==> flow/design.v <==
module compare_logic #(ADDR_WIDTH = 10)
(
    input wire [ADDR_WIDTH : 0] write_addr,
    input wire [ADDR_WIDTH : 0] read_addr,
    input wire write_ena, 
    output wire full,
    output wire empty
);
assign empty = (write_addr == read_addr) ;
assign full = (write_addr[ADDR_WIDTH] != read_addr[ADDR_WIDTH]) && (write_addr[ADDR_WIDTH -1 :0] == read_addr[ADDR_WIDTH -1:0]);
endmodule
module dual_port_memory #(
    parameter DATA_WIDTH = 8, 
    parameter ADDR_WIDTH = 10 
)(
    input wire clk,
    input wire rstn,                         
    input wire write_en,                
    input wire read_en,                  
    input wire [ADDR_WIDTH-1:0] write_addr,  
    input wire [ADDR_WIDTH-1:0] read_addr,   
    input wire [DATA_WIDTH-1:0] write_data,  
    output reg [DATA_WIDTH-1:0] read_data    
);
reg [DATA_WIDTH-1:0] memory_array [0:(1<<ADDR_WIDTH)-1];
integer i;
always @(posedge clk or negedge rstn) begin
    if (!rstn) begin
for(i=0;i<(1<<ADDR_WIDTH);i=i+1) begin
    memory_array[i] = 0;
    end
    read_data<=0;
end
end
always @(posedge clk) begin
    if (write_en) begin
        memory_array[write_addr] <= write_data;
    end 
end
always @(posedge clk) begin
    if (read_en) begin
        read_data <= memory_array[read_addr];
    end 
end
endmodule
module fifo_memory #(
    parameter DATA_WIDTH = 8, 
    parameter ADDR_WIDTH = 10  
)(
    input wire clk,            
    input wire rstn,           
    input wire write_enable,   
    input wire read_enable,   
    input wire [DATA_WIDTH-1:0] write_data, 
    output wire [DATA_WIDTH-1:0] read_data, 
    output wire full,         
    output wire empty          
);
    wire [ADDR_WIDTH:0] write_addr; 
    wire [ADDR_WIDTH:0] read_addr;  
    wire write_trigger; 
    wire read_trigger;
    write_interface #(
        .DATA_WIDTH(DATA_WIDTH)
    ) write_if (
        .clk(clk),
        .rstn(rstn),
        .write_en(write_enable),
        .full(full),
        .write_trigger(write_trigger) 
    );
    write_pointer #(
        .ADDR_WIDTH(ADDR_WIDTH)
    ) write_ptr (
        .clk(clk),
        .rstn(rstn),
        .write_trigger(write_trigger), 
        .write_addr(write_addr) 
    );
    read_interface #(
        .DATA_WIDTH(DATA_WIDTH)
    ) read_if (
        .clk(clk),
        .rstn(rstn),
        .read_en(read_enable),
        .empty(empty),
        .read_trigger(read_trigger)  
    );
    read_pointer #(
    .ADDR_WIDTH(ADDR_WIDTH)
    ) read_ptr (
    .clk(clk),
    .rstn(rstn),
    .read_trigger(read_trigger),  
    .read_addr(read_addr)  
    );
    dual_port_memory #(
        .DATA_WIDTH(DATA_WIDTH),
        .ADDR_WIDTH(ADDR_WIDTH)
    ) memory (
        .clk(clk),
        .rstn(rstn),
        .write_en(write_trigger),
        .read_en(read_trigger),
        .write_addr(write_addr[ADDR_WIDTH-1:0]),  
        .read_addr(read_addr[ADDR_WIDTH-1:0]),   
        .write_data(write_data),
        .read_data(read_data)
    );
    compare_logic #(
        .ADDR_WIDTH(ADDR_WIDTH)
    ) cmp_logic (
        .write_addr(write_addr),
        .read_addr(read_addr),
        .full(full),
        .empty(empty)
    );
endmodule
module read_interface #(
    parameter DATA_WIDTH = 8
)(
    input wire clk,
    input wire rstn,
    input wire read_en,  
    input wire empty, 
    output wire read_trigger 
);
    assign read_trigger = read_en && !empty;
endmodule
module read_pointer #(
    parameter ADDR_WIDTH = 10
)(
    input wire clk,
    input wire rstn,
    input wire read_trigger,  
    output reg [ADDR_WIDTH:0] read_addr  
);
always @(posedge clk or negedge rstn) begin
    if (!rstn) begin
        read_addr <= 0;  
    end else if (read_trigger) begin
        read_addr <= read_addr + 1;  
    end
end
endmodule
module write_interface #(
    parameter DATA_WIDTH = 8
)(
    input wire clk,
    input wire rstn,
    input wire write_en, 
    input wire full, 
    output wire write_trigger 
);
    assign write_trigger = write_en && !full;
endmodule
module write_pointer #(
    parameter ADDR_WIDTH = 10
)(
    input wire clk,
    input wire rstn,
    input wire write_trigger,  
    output reg [ADDR_WIDTH:0] write_addr  
);
always @(posedge clk or negedge rstn) begin
    if (!rstn) begin
        write_addr <= 0;  
    end else if (write_trigger) begin
        write_addr <= write_addr + 1;  
    end
end
endmodule
# Step by step through the tools: fifo_memory
# Tool output for the design above, in the order of the flow.
# Line numbers count from 1 in the design file above.
# Operators: Yosys type, input widths -> output width; for muxes data width and select width s.
# Cell names lack the library's common part.
# A cell with - has no value.
# design
design	fifo_memory
clock_port	clk
cell_library	sky130hd
pvt_corner	tt_025C_1v80

# Word-level counts
# Counts by Yosys on the flattened word-level netlist (proc, flatten, opt, wreduce). Print and check cells are left out. Cells with the same type and inputs are merged into one.
# op_classes
n_reduce_logical	5
n_addsub	2
n_eq	3
# op_table
op	count
$add 11x1->11 const B	2
$eq 11x11->1	1
$eq 10x10->1	1
$logic_and 1x1->1	3
$logic_not 1->1	2
$ne 1x1->1	1
# word_totals
out_inout_bits	10
reg_bits	22

# Longest topological paths
# Longest topological path by Yosys (ltp), each cell counted once; first at word level (registers and memories cut), then after technology mapping (sequential cells cut; the memories' decode and read muxes count).
# logic_depth
word_depth	4
abc_area	0
mapped_depth	6

# Netlist
# Source: synth_stat.txt of the flow (Yosys; design flattened, memories mapped). It holds for the ABC_AREA given above (unset counts as 0); a run with the other value may have another netlist.
# mapped
n_buf	10
area_mm2	0.0012174
ff_cells	22
mapped_cells	108
# types
cell_type	count
dfrtp_1	22
xor2_1	17
xnor2_1	14
buf_4	8
nor4b_2	4
nand4_1	5
nand2_1	8
nor3_1	6
and4bb_2	2
ha_1	2
nor2_1	5
nand3_1	3
nor4_2	1
buf_6	1
mux2_1	1
mux2_2	1
or4b_1	1
nand2b_2	1
# Not listed: further types 6, cells in them 6.
# The figures by module come from a second, unflattened synthesis with its own total; it is not the netlist above.
# unflattened
hier_cells	107
area_unflattened_mm2	0.0012249
# Rows give one instance, submodules left out.
# by_module
mod	n_cells	mod_seq_area_mm2	n_inst	area_mm2
read_pointer (ADDR_WIDTH=10)	40	0.0002753	1	0.0004967
write_pointer (ADDR_WIDTH=10)	40	0.0002753	1	0.0004967
compare_logic (ADDR_WIDTH=10)	16	0	1	0.0001401
dual_port_memory	9	0	1	0.0000638
read_interface (DATA_WIDTH=8)	1	0	1	0.0000138
write_interface (DATA_WIDTH=8)	1	0	1	0.0000138
fifo_memory	0	0	1	0

# Path before layout
# Source: OpenSTA report_checks on the synthesized netlist (no wires, ideal clock, input and output delay 20% of the period each), path of least setup slack; recovery checks are left aside. Register names are those of the netlist, which keeps one name where synthesis merged equal registers.
# synth_timing
path_kind	register to output
start	register write_ptr.write_addr[2]
end	output port full
t_arrival_ns	1.198
path_delay_ns	1.198
output_delay_ns	0.638
t_first_pin_ns	0.000
required_ns	2.552
n_path_buf	1
slack_ns	1.354
tclk_ns	3.19
path_stages	5
period_less_setup_slack_ns	1.836
# "path_delay_ns" = arrival - input delay + setup time.
# A path that ends at an output port has no setup time.
# "path_stages": output pins that drive a net of the path, with the launching flip-flop's if there is one; two outputs of one cell count as two.
# "period_less_setup_slack_ns" = period - worst setup slack (recovery checks aside). The figure is calculated, with input and output delays left at 20% of the set period.
# The rows between start and end are the longest chain of elaborated cells between them; the timing report does not say that the signal goes this way. Where chains are equally long, one stands for them.
# A line is the first line of the expression or statement that the cell stems from. Yosys adds cells for indexed reads and writes and turns some case tables into memories.
# synth_between
path_cell_list	dfrtp_1 > xnor2_1 > nand4_1 > nor4_2 > buf_6
elab_chain_len	2
cells_between	2
cone_classes	1 x eq/ne; 1 x reduce/logical
# synth_lines
item	line	text
from (decl)	163	output reg [ADDR_WIDTH:0] write_addr
from (assign)	167	write_addr <= 0;
from (assign)	169	write_addr <= write_addr + 1;
$eq 10x10->1	10	assign full = (write_addr[ADDR_WIDTH] != read_addr[ADDR_WIDTH]) && (write_addr[ADDR_WIDTH -1 :0] == read_addr[ ...
$logic_and 1x1->1	10
to (decl)	56	output wire full,

# Worst path after layout
# From the final timing report of flow run A: the path of least setup slack in the routed layout; clock arrival at registers is part of the times.
# layout_timing
path_kind	register to output
start	register write_ptr.write_addr[0]
end	output port empty
n_path_buf	2
tclk_ns	1.64
t_first_pin_ns	0.31
t_arrival_ns	1.67
slack_ns	-0.36
output_delay_ns	0.33
path_stages	6
required_ns	1.31
# The rows between start and end are the longest chain of elaborated cells between them; the timing report does not say that the signal goes this way. Where chains are equally long, one stands for them.
# layout_between
path_cell_list	dfrtp_1 > xnor2_2 > nand4_1 > buf_4 > nor3_2 > buf_2
elab_chain_len	1
cells_between	1
cone_classes	1 x eq/ne
# layout_lines
item	line	text
from (decl)	163	output reg [ADDR_WIDTH:0] write_addr
from (assign)	167	write_addr <= 0;
from (assign)	169	write_addr <= write_addr + 1;
$eq 11x11->1	9	assign empty = (write_addr == read_addr) ;
to (decl)	57	output wire empty

# Flow runs of fifo_memory

Record of 2 stored runs of the RTL-to-layout flow on fifo_memory, platform sky130hd. The runs are unordered. Constraints: input delay and output delay 20% of the set period each, output load 0.01 pF.
"clock_period_reached_ns" is the run's clock period less its worst setup slack. It is reckoned from that one timing run; input and output delays stay at 20% of the period that was set.
"worst_setup_path_time_ns" means the part of the period allowed to the worst setup path (the constraints hold back 20% at inputs and 20% at outputs) less its slack; where the path has registers, the arrival times of their clocks count too.

Flow run A, flow files:
==> flow/run.sh <==
#!/bin/bash
# the make line also repeats the synthesis and layout settings of config.mk as NAME=value (left out here)
make -C /OpenROAD-flow-scripts/flow DESIGN_CONFIG=/design/flow/config.mk WORK_HOME=/design/flow/orfs CLKGATE_MAP_FILE= finish
==> flow/config.mk <==
export PLATFORM = sky130hd
export DESIGN_NAME = fifo_memory
export DESIGN_NICKNAME = fifo_memory
export VERILOG_FILES = /design/flow/design.v
export SDC_FILE = /design/flow/constraint.sdc
export NUM_CORES = 4
export LEC_CHECK = 0
export CAP_MARGIN = 20
export CORE_MARGIN = 2
export CORE_UTILIZATION = 40
export SLEW_MARGIN = 20
==> flow/constraint.sdc <==
create_clock -name core_clock -period 1.64 [get_ports {clk}]
set_input_delay 0.3280 -clock core_clock [delete_from_list [all_inputs] [get_ports {clk}]]
set_output_delay 0.3280 -clock core_clock [all_outputs]
set_load 0.01 [all_outputs]

==> results of flow run A, as CSV <==
result,value
post_synth_area_mm2,0.0012174
final_die_area_mm2,0.0035011
clock_period_reached_ns,2.001
fin_util_frac,0.593
worst_setup_path_time_ns,1.67
critical_path_kind,"register to output"
worstSetupSlack_ns,-0.361

Flow run B, flow files:
==> flow/run.sh <==
#!/bin/bash
# the make line also repeats the synthesis and layout settings of config.mk as NAME=value (left out here)
make -C /OpenROAD-flow-scripts/flow DESIGN_CONFIG=/design/flow/config.mk WORK_HOME=/design/flow/orfs CLKGATE_MAP_FILE= finish
==> flow/config.mk <==
export PLATFORM = sky130hd
export DESIGN_NAME = fifo_memory
export DESIGN_NICKNAME = fifo_memory
export VERILOG_FILES = /design/flow/design.v
export SDC_FILE = /design/flow/constraint.sdc
export NUM_CORES = 4
export LEC_CHECK = 0
export CAP_MARGIN = 20
export CELL_PAD_IN_SITES_DETAIL_PLACEMENT = 2
export CORE_MARGIN = 2
export CORE_UTILIZATION = 29
export GPL_TIMING_DRIVEN = 1
export MAX_ROUTING_LAYER = met4
export PLACE_DENSITY_LB_ADDON = 0.08
export SLEW_MARGIN = 20
==> flow/constraint.sdc <==
create_clock -name core_clock -period 2.41 [get_ports {clk}]
set_input_delay 0.4820 -clock core_clock [delete_from_list [all_inputs] [get_ports {clk}]]
set_output_delay 0.4820 -clock core_clock [all_outputs]
set_load 0.01 [all_outputs]

==> results of flow run B, as CSV <==
result,value
post_synth_area_mm2,0.0012174
final_die_area_mm2,0.0047321
clock_period_reached_ns,2.216
fin_util_frac,0.353
worst_setup_path_time_ns,1.73
critical_path_kind,"register to output"
worstSetupSlack_ns,0.194
